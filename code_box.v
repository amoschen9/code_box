==> flow/design.v <==
module code_box(led,clk,rst,num_led1,num_led2,comf,inputt_code,button_code,times1,times2,times3);
	input [2:0]inputt_code; 
	input [2:0]button_code; 
	input comf; 
	input clk; 
	input rst; 
	output  [2:0] led; 
	output reg [8:0] num_led1; 
	output reg [8:0] num_led2; 
	output [1:0] times1,times2,times3; 
	parameter password1=5; 
	parameter password2=6; 
	reg [2:0] sgn; 
	reg [8:0] seg [8:0]; 
	reg [8:0] seg_data [1:0]; 
	reg [1:0] cnt; 
	reg lock; 
	wire cfm_dbs; 
	initial begin 
	seg[8] = 9'h40;														  
	seg[0] = 9'h3f;                                            
	seg[1] = 9'h06;                                            
	seg[2] = 9'h5b;                                            
	seg[3] = 9'h4f;                                            
	seg[4] = 9'h66;                                            
	seg[5] = 9'h6d;                                            
	seg[6] = 9'h7d;                                            
	seg[7] = 9'h07;                                            
	sgn = 3'b111;
	cnt = 2'b11; 
	end
	always @ (posedge clk or negedge rst) 
	begin
		if(!rst)begin 
			sgn <= 3'b111; 
			num_led1 <= seg[8];
			num_led2 <= seg[8];
			cnt <= 2'b11; 
			end
		else if(comf_dbs )begin 
			if(inputt_code == password1 && button_code==password2)begin 
				sgn <= 3'b101; 
				end
			else if(cnt == 2'b11)begin
				sgn <= 3'b011; 
				cnt <= 2'b10; 
				end
			else if(cnt == 2'b10) begin
				sgn <= 3'b011; 
				cnt <= 2'b01; 
				end
			else if(cnt == 2'b01)begin
				sgn <= 3'b100; 
				end
		end
		else begin
			num_led1 <= seg[inputt_code];
			num_led2 <= seg[button_code];
		end
	end
	assign led=sgn;
	debounce key_cfm_dbs ( 
		.clk (clk),
		.rst (rst),
		.key (comf),
		.key_pulse (comf_dbs));
endmodule
module debounce (clk,rst,key,key_pulse);
	input clk; 
	input rst; 
	input key; 
	output key_pulse; 
	reg key_1st_pre; 
	reg key_1st_now; 
	wire key_edge; 
	always@(posedge clk or negedge rst)begin
		if(!rst)begin
			key_1st_pre <= 1'b1; 
			key_1st_now <= 1'b1;
		end
		else begin
			key_1st_now <= key; 
			key_1st_pre <= key_1st_now; 
		end
	end
	assign key_edge = key_1st_pre & (~key_1st_now); 
	reg [17:0] cnt; 
	always@(posedge clk or negedge rst)begin
		if(!rst)
			cnt <= 18'h0;
		else if(key_edge) 
			cnt <= 18'h0;
		else 
			cnt <= cnt + 1'h1;
	end
	reg key_2nd_pre; 
	reg key_2nd_now;
	always@(posedge clk or negedge rst)begin
		if(!rst)
			key_2nd_now <= 1'b1;
		else if(cnt==18'h3ffff) 
			key_2nd_now <= key; 
	end
	always@(posedge clk or negedge rst)begin
		if(!rst)
			key_2nd_pre <= 1'b1;
		else
			key_2nd_pre <= key_2nd_now;
	end
	assign key_pulse = key_2nd_pre & (~key_2nd_now); 
endmodule
-- From RTL to reports: code_box
What the tools print for code_box, step after step.
Line numbers count from 1 in the design file above.
Operators: Yosys type, input widths -> output width; for muxes data width and select width s.
A cell with - has no value.
- design top: code_box
- clock input: clk
- cell library: sky130hd
- corner: tt_025C_1v80

-- Elaborated design
Source: Yosys, flattened and elaborated, memories not mapped. Widths are those after wreduce. Registers that Yosys merges into a memory's read port (data or address) are not register bits. Print and check cells do not count. Equal cells are merged and count once.
Memory sizes are those after Yosys's memory passes, which may raise the word count (mostly to a power of two), join words into wider ones and drop unused or constant bits.
- add/subtract/negate cells at 1
- noted equal/unequal tests: 6
- mux-type cells: 7
- bitwise logic cells: 5
- reduce/logical cells: 5
- operator list (kind ; number):
    $add 18x1->18 const B ; 1
    $eq 18x18->1 const B ; 1
    $mux 18 ; 1
    $mux 3 ; 4
    $eq 3x3->1 const B ; 2
    $eq 2x2->1 const B ; 2
    $reduce_bool 4->1 ; 1
    $mux 2 ; 2
    $not 1->1 ; 3
    $reduce_and 3->1 ; 1
    $and 1x1->1 ; 2
    $eq 2x1->1 const B ; 1
    $reduce_and 2->1 ; 1
    $reduce_bool 2->1 ; 1
    $logic_and 1x1->1 ; 1
- register bits after elaboration: 45
- memory bits (read-only): 63
- noted memory cells: 1
- input bits at 9
- output and inout bits: 27
- cells after elaboration at 34
- memory list (memory ; words ; bits a word ; read ports ; write ports ; line ; RTL):
    seg ; 9 ; 7 ; 3 ; 0 ; 14 ; reg [8:0] seg [8:0];

-- Depth
Depth = most cells in a row (Yosys ltp): at word level without a register or memory, in the mapped netlist without a sequential cell, where the memories' decode and read muxes count.
- depth after elaboration: 5
- noted ABC_AREA: 0
- gate-level depth with buffers at 6

-- After synthesis
Yosys stat after the flow's synthesis: flattened, memories mapped to cells. It holds for the ABC_AREA given above (unset counts as 0); a run with the other value may have another netlist.
Totals and module areas in this step are rounded.
- cells by type (cell ; number ; total area (µm²)):
    sky130_fd_sc_hd__dfrtp_1 ; 30 ; 750.72
    sky130_fd_sc_hd__dfstp_2 ; 11 ; 289.027
    sky130_fd_sc_hd__ha_1 ; 15 ; 187.68
    sky130_fd_sc_hd__xnor2_1 ; 11 ; 96.342
    sky130_fd_sc_hd__nor2_1 ; 25 ; 93.84
    sky130_fd_sc_hd__buf_4 ; 10 ; 75.072
    sky130_fd_sc_hd__a21oi_1 ; 14 ; 70.067
    sky130_fd_sc_hd__nand2_1 ; 15 ; 56.304
    sky130_fd_sc_hd__inv_1 ; 14 ; 52.55
    sky130_fd_sc_hd__o21ai_0 ; 10 ; 50.048
    sky130_fd_sc_hd__nor2b_1 ; 5 ; 31.28
    sky130_fd_sc_hd__nand3_1 ; 6 ; 30.029
    sky130_fd_sc_hd__xor2_1 ; 3 ; 26.275
    sky130_fd_sc_hd__a31oi_1 ; 4 ; 25.024
    sky130_fd_sc_hd__clkbuf_1 ; 6 ; 22.522
    sky130_fd_sc_hd__nand4_4 ; 1 ; 21.27
    sky130_fd_sc_hd__nor4_4 ; 1 ; 21.27
    sky130_fd_sc_hd__mux2i_1 ; 2 ; 20.019
Not listed: further types 21, cells in them 28.
- mapped cells: 211
- chip area (Yosys) at 2130 µm²
- flip-flops at 41
- buffers at 17
By module: a second synthesis without flattening, with its own total; a netlist apart from the flattened one above.
- cells (unflattened synthesis) at 213
- noted area (unflattened synthesis): 2190 µm²
Each row is one instance without its submodules.
- modules (module ; instances ; cells ; area (µm²) ; sequential area (µm²)):
    code_box ; 1 ; 116 ; 1130 ; 484
    debounce ; 1 ; 97 ; 1060 ; 556

-- Worst setup path after synthesis
Path of least setup slack by OpenSTA after synthesis, without wires, with an ideal clock, recovery checks aside; 20% of the period is set as input and as output delay. Where synthesis merged equal registers, the netlist keeps one of their names.
- path type: register to register
- start: register cnt[0]
- end: register sgn[0]
- clock period at 1580 ps
- launch time at the first pin at 0 ps
- arrival: 1491 ps
- data required time at 1497 ps
- setup slack at 5 ps
- path delay at 1574 ps
- noted stages on the path: 6
- buffers on the path at 0
- synthesis period reached at 1575 ps
"path delay" is the arrival time less input delay plus setup time.
"stages on the path": output pins that drive a net of the path, with the launching flip-flop's if there is one; two outputs of one cell count as two.
"synthesis period reached" = period - worst setup slack (recovery checks aside). The figure is calculated, with input and output delays left at 20% of the set period.
Between the ends stands the longest chain of elaborated cells between them, by number of cells; it is not shown to be the way that was timed. Of several equally long chains one is given.
Each line given opens the expression or statement behind the cell; cells for indexed reads and writes are added by Yosys, which also makes memories of some case tables.
A register here has more assigning lines than the two given.
- cells stage by stage: sky130_fd_sc_hd__dfstp_2 > sky130_fd_sc_hd__inv_1 > sky130_fd_sc_hd__ha_1 > sky130_fd_sc_hd__nor3_1 > sky130_fd_sc_hd__a21oi_1 > sky130_fd_sc_hd__o32a_1
- noted length of the longest elaborated chain: 5
- ends and longest elaborated chain, after synthesis (item ; line ; RTL):
    start, declared ; 16 ; reg [1:0] cnt;
    start, assigned ; 38 ; cnt <= 2'b11;
    start, assigned ; 46 ; cnt <= 2'b10;
    $eq 2x1->1 ; 52 ; else if(cnt == 2'b01)begin
    $mux 3 ; 52 ;
    $mux 3 ; 48 ; else if(cnt == 2'b10) begin
    $mux 3 ; 44 ; else if(cnt == 2'b11)begin
    $mux 3 ; 41 ; if(inputt_code == password1 && button_code==password2)begin
    end, assigned ; 42 ; sgn <= 3'b101;
    end, assigned ; 45 ; sgn <= 3'b011;
    end, declared ; 13 ; reg [2:0] sgn;

-- Timing after layout
Path of least setup slack in the final report of run A (OpenROAD, finished layout, wires in). Where an end is a register, its clock arrival counts in the times.
The report prints the path's times to 10 ps; the period is as set.
- path type: register to register
- start: register key_cfm_dbs.cnt[8]
- end: register key_cfm_dbs.key_2nd_now
- clock period at 1070 ps
- launch time at the first pin at 300 ps
- arrival: 1660 ps
- data required time at 1290 ps
- setup slack at -360 ps
- noted stages on the path: 5
- buffers on the path at 0
Between the ends stands the longest chain of elaborated cells between them, by number of cells; it is not shown to be the way that was timed. Of several equally long chains one is given.
A register here has more assigning lines than the two given.
- cells stage by stage: sky130_fd_sc_hd__dfrtp_1 > sky130_fd_sc_hd__nand4_1 > sky130_fd_sc_hd__nor4_4 > sky130_fd_sc_hd__nand3_1 > sky130_fd_sc_hd__mux2_4
- noted length of the longest elaborated chain: 1
- ends and longest elaborated chain, post-layout (item ; line ; RTL):
    start, declared ; 87 ; reg [17:0] cnt;
    start, assigned ; 90 ; cnt <= 18'h0;
    start, assigned ; 94 ; cnt <= cnt + 1'h1;
    $eq 18x18->1 ; 101 ; else if(cnt==18'h3ffff)
    end, assigned ; 100 ; key_2nd_now <= 1'b1;
    end, assigned ; 102 ; key_2nd_now <= key;
    end, declared ; 97 ; reg key_2nd_now;

==> runs of code_box <==
Stored flow runs of code_box (2 of them; Yosys, OpenROAD, sky130hd). They differ in their settings and are not a sequence. Constraints: input delay and output delay 20% of the set period each, output load 0.01 pF.
"clock period reached" is the run's clock period less its worst setup slack. It is reckoned from that one timing run; input and output delays stay at 20% of the period that was set.
By "critical setup path time" is meant the share of the clock period that the worst setup path is allowed (20% is reserved at inputs, 20% at outputs), minus its slack. Clock arrival times at its registers enter into it.
"total power of the final layout": no workload was simulated; the value follows from the tool's default switching activity.
"critical setup path time" is known to 10 ps.
The measured numbers are rounded.

Run A

==> flow/run.sh <==
#!/bin/bash
# the make line also repeats the synthesis and layout settings of config.mk as NAME=value (left out here)
make -C /OpenROAD-flow-scripts/flow DESIGN_CONFIG=/design/flow/config.mk WORK_HOME=/design/flow/orfs CLKGATE_MAP_FILE= finish
==> flow/config.mk <==
export PLATFORM = sky130hd
export DESIGN_NAME = code_box
export DESIGN_NICKNAME = code_box
export VERILOG_FILES = /design/flow/design.v
export SDC_FILE = /design/flow/constraint.sdc
export NUM_CORES = 4
export LEC_CHECK = 0
export CAP_MARGIN = 10
export CELL_PAD_IN_SITES_DETAIL_PLACEMENT = 0
export CORE_MARGIN = 10
export CORE_UTILIZATION = 34
export CTS_CLUSTER_DIAMETER = 368
export CTS_CLUSTER_SIZE = 86
export PLACE_DENSITY_LB_ADDON = 0.09
export SETUP_SLACK_MARGIN = 0.23
export SLEW_MARGIN = 20
==> flow/constraint.sdc <==
create_clock -name core_clock -period 1.07 [get_ports {clk}]
set_input_delay 0.2140 -clock core_clock [delete_from_list [all_inputs] [get_ports {clk}]]
set_output_delay 0.2140 -clock core_clock [all_outputs]
set_load 0.01 [all_outputs]

Measured in run A:
- setup slack of the worst path at -364 ps
- noted the critical setup path time: 1430 ps
- critical path type: register to register
- total negative setup slack at -6370 ps
- clock period reached: 1434 ps
- area of the standard cells in the finished layout: 3470 µm²
- full die area: 9850 µm²
- noted the smallest hold slack: 351 ps
- utilization in the final report: 0.58
- total power of the final layout at 0.00405 W
- synthesized cell area at 2130 µm²

Run B

==> flow/run.sh <==
#!/bin/bash
# the make line also repeats the synthesis and layout settings of config.mk as NAME=value (left out here)
make -C /OpenROAD-flow-scripts/flow DESIGN_CONFIG=/design/flow/config.mk WORK_HOME=/design/flow/orfs CLKGATE_MAP_FILE= finish
==> flow/config.mk <==
export PLATFORM = sky130hd
export DESIGN_NAME = code_box
export DESIGN_NICKNAME = code_box
export VERILOG_FILES = /design/flow/design.v
export SDC_FILE = /design/flow/constraint.sdc
export NUM_CORES = 4
export LEC_CHECK = 0
export CAP_MARGIN = 20
export CELL_PAD_IN_SITES_GLOBAL_PLACEMENT = 0
export CORE_MARGIN = 10
export CORE_UTILIZATION = 51
export CTS_CLUSTER_SIZE = 20
export GPL_TIMING_DRIVEN = 0
export MAX_ROUTING_LAYER = met4
export SETUP_SLACK_MARGIN = 0.05
export SLEW_MARGIN = 20
==> flow/constraint.sdc <==
create_clock -name core_clock -period 1.4 [get_ports {clk}]
set_input_delay 0.2800 -clock core_clock [delete_from_list [all_inputs] [get_ports {clk}]]
set_output_delay 0.2800 -clock core_clock [all_outputs]
set_load 0.01 [all_outputs]

Measured in run B:
- setup slack of the worst path at -52 ps
- noted the critical setup path time: 1450 ps
- critical path type: register to register
- total negative setup slack at -170 ps
- clock period reached: 1452 ps
- area of the standard cells in the finished layout: 2920 µm²
- full die area: 7170 µm²
- noted the smallest hold slack: 368 ps
- utilization in the final report: 0.724
- total power of the final layout at 0.00288 W
- synthesized cell area at 2130 µm²
